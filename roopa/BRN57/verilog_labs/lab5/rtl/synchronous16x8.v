==> flow/design.v <==
module ram_dual_port(clk,rst,waddr,raddr,we,re,data_in,data_out);
	 input clk,rst,we,re;
	 input [3:0] waddr,raddr;
	 input [7:0] data_in;
	 output reg [7:0] data_out;
	 integer i;
	 reg [7:0] mem [15:0];
	always@(posedge clk)
		begin
			if(rst)
				begin 
					for(i=0;i<16;i=i+1)
					 mem[i]<=8'b0;
				end
			else 
				begin
					if(we)
						mem[waddr]<=data_in;
					else
						mem[waddr]<=mem[waddr];
					if(re)
						data_out<=mem[raddr];
					else
						data_out<=data_out;
				end
		end
 endmodule
From RTL to reports: ram_dual_port
Tool output for the design above, in the order of the flow. Lines are those of the file above, counted from 1. Operators: Yosys type, input widths -> output width; for muxes data width and select width s. A cell with -- has no value.

Design top: ram_dual_port. Clock port: clk. Cell library: sky130hd. Timing corner: tt_025C_1v80.

Word level
Yosys after proc, flatten, opt, wreduce and memory -nomap, before mapping. Enables and synchronous resets that opt folds into registers are not counted as muxes. Memory bits, and registers merged into a memory's read port (data or address), are not among the register bits. Print and check cells are not counted. Equal cells are merged and count once. Yosys's memory passes give these memory sizes; they may raise the number of words (mostly to a power of two), join words into wider ones and drop unused or constant bits.

The figure for bits in read-only memories is 0. Under memories stands 1. The figure for flip-flop bits (word level) is 0. The figure for latch bits is 0. RAM bits: 128. Cells after elaboration: 16. The entry for output and inout bits reads 8. Bits of input ports: 20.

Memory list: mem (words 16, width 8, line 7) `reg [7:0] mem [15:0];`.

For shift-type cells the number is 0. Under reductions and logical operators stands 2. The figure for equality and inequality tests is 1. The entry for magnitude comparators reads 0. Under divide/modulo/power cells stands 0. $mul: 0. Under add/sub/neg operators stands 0. For mux-type cells the number is 10. Bitwise logic cells: 2.

Operators by type and width (count): $mux 8 (5); $mux 1 (5); $reduce_and 2->1 (2); $ne 2x2->1 const B (1); $or 1x1->1 (1); $not 1->1 (1).

Logic depth
Yosys ltp: most cells in a row. Word level: on the elaborated netlist, between registers, memories and ports. Mapped: between sequential cells and ports; inverters and the memories' decode and read muxes count.

The entry for depth in word-level cells reads 4. Under ABC_AREA stands 1. Under depth in mapped cells stands 8.

Mapped cells and area
Source: synth_stat.txt of the flow (Yosys; design flattened, memories mapped). It holds for the ABC_AREA given above (unset counts as 0); a run with the other value may have another netlist.

Cell area after synthesis: 6526.3 µm². Flip-flop cells: 136. For cells in the netlist the number is 719. Buffer cells: 33.

Cell types (count): sky130_fd_sc_hd__edfxtp_1 (136); sky130_fd_sc_hd__nand2_1 (186); sky130_fd_sc_hd__nor2_1 (132); sky130_fd_sc_hd__nand3_1 (96); sky130_fd_sc_hd__inv_1 (112); sky130_fd_sc_hd__nand2_2 (13); sky130_fd_sc_hd__buf_2 (16); sky130_fd_sc_hd__nand2_4 (5); sky130_fd_sc_hd__clkbuf_1 (14); sky130_fd_sc_hd__nor3_4 (2); sky130_fd_sc_hd__nor2_4 (2); sky130_fd_sc_hd__buf_1 (2); sky130_fd_sc_hd__buf_4 (1); sky130_fd_sc_hd__inv_2 (2).

Path before layout
Path of least setup slack by OpenSTA after synthesis, without wires, with an ideal clock, recovery checks aside; 20% of the period is set as input and as output delay. Where synthesis merged equal registers, the netlist keeps one of their names.

Path kind: input -> register. From: input rst. To: memory mem[2][0]. For stages on the path the number is 5. The figure for data arrival time is 1456 ps. For delay of the path the number is 1127 ps. For slack the number is 1506 ps. Under external input delay stands 658 ps. For period the number is 3290 ps. The entry for period reached after synthesis reads 1784 ps.

"delay of the path" = arrival - input delay + setup time. "stages on the path" counts driving pins, that of a launching flip-flop among them; a cell with two outputs on the path counts twice. "period reached after synthesis" = period - worst setup slack (recovery checks aside). The figure is calculated, with input and output delays left at 20% of the set period. The rows between start and end are the longest chain of elaborated cells between them; the timing report does not say that the signal goes this way. Where chains are equally long, one stands for them. Each line given opens the expression or statement behind the cell; cells for indexed reads and writes are added by Yosys, which also makes memories of some case tables. The path ends at the enable pin of a flip-flop; only ways to that pin are counted.

Cell sequence: sky130_fd_sc_hd__inv_2 -> sky130_fd_sc_hd__nand2_4 -> sky130_fd_sc_hd__nor3_4 -> sky130_fd_sc_hd__nand2_2 -> sky130_fd_sc_hd__nand2_1. Under cells in the longest elaborated chain stands 3. The figure for elaborated cells on any way between the ends is 6.

RTL lines, path post-synthesis: start, declared (line 2) `input clk,rst,we,re;`; $ne 2x2->1; $reduce_and 2->1; $or 1x1->1; end, declared (line 7) `reg [7:0] mem [15:0];`.

Path in the finished layout
From the final timing report of run 2: the path of least setup slack in the routed layout; clock arrival at registers is part of the times. The report prints the path's times to 10 ps; the period is as set.

Path kind: register -> register. From: memory mem[11][2]. To: register data_out[2]. For period the number is 1180 ps. The figure for data arrival time is 1390 ps. For stages on the path the number is 7. For slack the number is -30 ps.

Cell sequence: sky130_fd_sc_hd__edfxtp_1 -> sky130_fd_sc_hd__nand2_1 -> sky130_fd_sc_hd__nand2_1 -> sky130_fd_sc_hd__nand2_1 -> sky130_fd_sc_hd__nand3_1 -> sky130_fd_sc_hd__nand3_1 -> sky130_fd_sc_hd__nand2_2.

RTL lines, path post-layout: start, declared (line 7) `reg [7:0] mem [15:0];`; end, declared (line 5) `output reg [7:0] data_out;`.

No chain of elaborated cells between the ends is given.

Module ram_dual_port, platform sky130hd: 2 stored runs of the flow (Yosys, OpenROAD) with differing settings, in no particular order. Input and output delays are each 20% of the period that was set; the output load is 0.01 pF. "power": no workload was simulated; the value follows from the tool's default switching activity.

Run 1 has these settings: period_ns 2.96; CORE_UTILIZATION 72; PLACE_DENSITY_LB_ADDON 0.18; CELL_PAD_IN_SITES_DETAIL_PLACEMENT 2; ABC_AREA 0; GPL_TIMING_DRIVEN 1; CTS_CLUSTER_DIAMETER 362; CAP_MARGIN 5; CORE_MARGIN 2; SLEW_MARGIN 20. Outcome: did not finish, placement stopped with DPL-0033.

Run 2 has these settings: period_ns 1.18; CORE_UTILIZATION 38; SETUP_SLACK_MARGIN -0.02; CORE_ASPECT_RATIO 0.6; CELL_PAD_IN_SITES_GLOBAL_PLACEMENT 2; TNS_END_PERCENT 80; ABC_AREA 1; GPL_ROUTABILITY_DRIVEN 0; CTS_CLUSTER_SIZE 67; MIN_ROUTING_LAYER met2; MAX_ROUTING_LAYER met5; CAP_MARGIN 20; CORE_MARGIN 2; SLEW_MARGIN 20. The power is 12.369 mW. The sum of negative setup slack stands at -60 ps. For the worst hold slack the run shows 559 ps. The lowest setup slack is -31 ps. The netlist area reported by Yosys comes to 6526.3 µm². The total die area comes to 18272.7 µm². The utilization after routing reads 51.3%.
