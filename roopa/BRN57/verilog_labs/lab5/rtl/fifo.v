==> flow/design.v <==
module fifo(clk,rst,write_en,read_en,data_in,data_out,empty,full);
	parameter width=8;
	parameter depth=16;
	input clk,rst,write_en,read_en;
	input [width-1:0] data_in;
	output reg [width-1:0] data_out;
	output empty,full;
	reg [width-1:0] mem [depth-1:0];
	reg [4:0] wr_ptr,rd_ptr;
	assign empty=(wr_ptr==rd_ptr)?1'b1:1'b0;
	assign full= ((wr_ptr[4]!=rd_ptr[4])&&(wr_ptr[3:0]==rd_ptr[3:0]))?1'b1:1'b0;
	integer i;
	always@(posedge clk)
		begin
			if(rst)
				begin
					for(i=0;i<depth;i=i+1)
						begin
							mem[i]<=8'b0;
							wr_ptr<=5'b0;
						end
				end
			else if(write_en && !full)
				begin
				  mem[wr_ptr[3:0]]<=data_in;
				  wr_ptr<=wr_ptr+1'b1;
				end
			else
				mem[wr_ptr[3:0]]<=mem[wr_ptr[3:0]];
		end
	always@(posedge clk)
		begin
			if(rst)
				begin
				 data_out<=8'b0;
				 rd_ptr<=5'b0;
				end
			else if(read_en && !empty)
				begin
				 data_out<=mem[rd_ptr[3:0]];
				 rd_ptr<= rd_ptr+1'b1;
				end
			else
				data_out<=data_out;
		end
endmodule
# Step by step through the tools: fifo
# The steps from the RTL of fifo to its reports follow in flow order.
# Line numbers count from 1 in the design file above.
# Operators: Yosys type, input widths -> output width; for muxes data width and select width s.
# Library cell names are shortened.
# Not given: -
# inputs
top	fifo
clock_port	clk
lib	sky130hd
corner	tt_025C_1v80

# After elaboration
# Source: Yosys, flattened and elaborated, memories not mapped. Widths are those after wreduce; folded enables and synchronous resets count as part of the registers. Registers that Yosys merges into a memory's read port (data or address) are not register bits. Print and check cells do not count. Equal cells are merged and count once.
# Memory sizes are those after Yosys's memory passes, which may raise the word count (mostly to a power of two), join words into wider ones and drop unused or constant bits.
# word_totals
memories	1
inputBits	12
register_bits	10
ramBits	128
wordCells	28
# mem_list
memory	size	word_bits	line	rtl
mem	16	8	8	reg [width-1:0] mem [depth-1:0];
# classes
n_eq	4
mux	12
reduce_and_logical	6
logic	1
addsub	2
# op_table
operator	count
$mux 8	5
$add 5x1->5 const B	2
$mux 1	7
$eq 5x5->1	1
$eq 4x4->1	1
$logic_and 1x1->1	3
$logic_not 1->1	2
$ne 2x2->1 const B	1
$reduce_and 2->1	1
$ne 1x1->1	1
$or 1x1->1	1

# Logic depth
# Longest topological path by Yosys (ltp), each cell counted once; first at word level (registers and memories cut), then after technology mapping (sequential cells cut; the memories' decode and read muxes count).
# depth
word_depth	9
abc_area	0
ltp_mapped	7
ltp_nobuf	5

# Synthesis result
# Yosys stat after the flow's synthesis: flattened, memories mapped to cells. It holds for the ABC_AREA given above (unset counts as 0); a run with the other value may have another netlist.
# mapped
ffs	146
mapped_area_um2	6581.3
mapped_cells	492
buf_cells	33
# types
cell_type	count
edfxtp_1	128
mux4_2	32
nor2_1	132
dfxtp_1	18
nand2_1	43
a22oi_1	16
buf_4	15
o21ai_0	13
and2_1	10
ha_1	5
a21o_1	8
xor2_1	6
a21oi_1	9
nand2_4	4
xnor2_1	4
xnor2_2	2
o31ai_1	4
nor2b_1	4
# Other cell types: 19; their cells: 39.

# Worst setup path after synthesis
# Path of least setup slack by OpenSTA after synthesis, without wires, with an ideal clock, recovery checks aside; 20% of the period is set as input and as output delay. Where synthesis merged equal registers, the netlist keeps one of their names.
# synth_timing
kind	input to register
from	in rst
to	mem mem[3][0]
input_delay_ns	0.460
setup_slack_ns	0.076
path_delay_ns	1.765
t_required_ns	1.913
period_ns	2.3
stages	5
arrival_time_ns	1.838
period_less_setup_slack_ns	2.224
# "path_delay_ns" = arrival - input delay + setup time.
# "stages": output pins that drive a net of the path, with the launching flip-flop's if there is one; two outputs of one cell count as two.
# "period_less_setup_slack_ns" is the clock period less the worst setup slack; recovery checks do not enter. This is arithmetic on one report: input and output delays are still those of the set period (20% each).
# Between the ends stands the longest chain of elaborated cells between them, by number of cells; it is not shown to be the way that was timed. Of several equally long chains one is given.
# Each line given opens the expression or statement behind the cell; cells for indexed reads and writes are added by Yosys, which also makes memories of some case tables.
# Only ways into the end's enable, where the timed path ends, are counted here.
# synth_between
cell_sequence	clkbuf_1 inv_1 o211a_4 nand2_4 o31ai_1
elab_chain_len	3
# synth_rtl
element	line	rtl
start, declared	4	input clk,rst,write_en,read_en;
$ne 2x2->1	-
$reduce_and 2->1	-
$or 1x1->1	-
end, declared	8	reg [width-1:0] mem [depth-1:0];

# Path in the finished layout
# From the final timing report of job 1: the path of least setup slack in the routed layout; clock arrival at registers is part of the times.
# layout_timing
kind	register to output
from	reg wr_ptr[1]
to	out empty
output_delay_ns	0.50
t_required_ns	1.98
period_ns	2.48
arrival_time_ns	1.85
setup_slack_ns	0.13
stages	5
# Between the ends stands the longest chain of elaborated cells between them, by number of cells; it is not shown to be the way that was timed. Of several equally long chains one is given.
# layout_between
cell_sequence	dfxtp_1 xnor2_1 nand4_2 nor2_1 clkdlybuf4s50_1
elab_chain_len	2
# layout_rtl
element	line	rtl
start, declared	9	reg [4:0] wr_ptr,rd_ptr;
start, assigned	20	wr_ptr<=5'b0;
start, assigned	26	wr_ptr<=wr_ptr+1'b1;
$eq 5x5->1	10	assign empty=(wr_ptr==rd_ptr)?1'b1:1'b0;
$mux 1	10
end, declared	7	output empty,full;

# Below are 2 stored runs of the flow (Yosys, OpenROAD; platform sky130hd) on fifo, each with its settings and what was measured, unordered. Constraints: input delay and output delay 20% of the set period each, output load 0.01 pF.
# "achieved_clock_period_ns" = clock period - worst setup slack. The figure is calculated, with input and output delays left at 20% of the set period.
# "critical_path_time_ns" means the part of the period allowed to the worst setup path (the constraints hold back 20% at inputs and 20% at outputs) less its slack; where the path has registers, the arrival times of their clocks count too.
# "final_power_uw": no workload was simulated; the value follows from the tool's default switching activity.
# Settings: -- = not set for that run.
stored run	period_ns	CORE_UTILIZATION	CAP_MARGIN	CORE_MARGIN	SLEW_MARGIN	SETUP_SLACK_MARGIN	CELL_PAD_IN_SITES_GLOBAL_PLACEMENT	CTS_CLUSTER_SIZE	post_synth_area_um2	dieArea_um2	final_stdcell_area_um2	util_frac	worstSetupSlack_ns	tns_ns	ws_hold_ns	final_power_uw	achieved_clock_period_ns	critical_path_time_ns	critical_path_kind
job 1	2.48	42	20	2	20	--	--	--	6581.3	16687.5	7801.2	0.511	0.135	0.000	0.453	6610	2.345	1.85	register to output
job 2	3.33	53	40	2	20	0.87	1	52	6581.3	13325.2	7637.3	0.633	1.101	0.000	0.454	4712	2.229	1.56	input to register
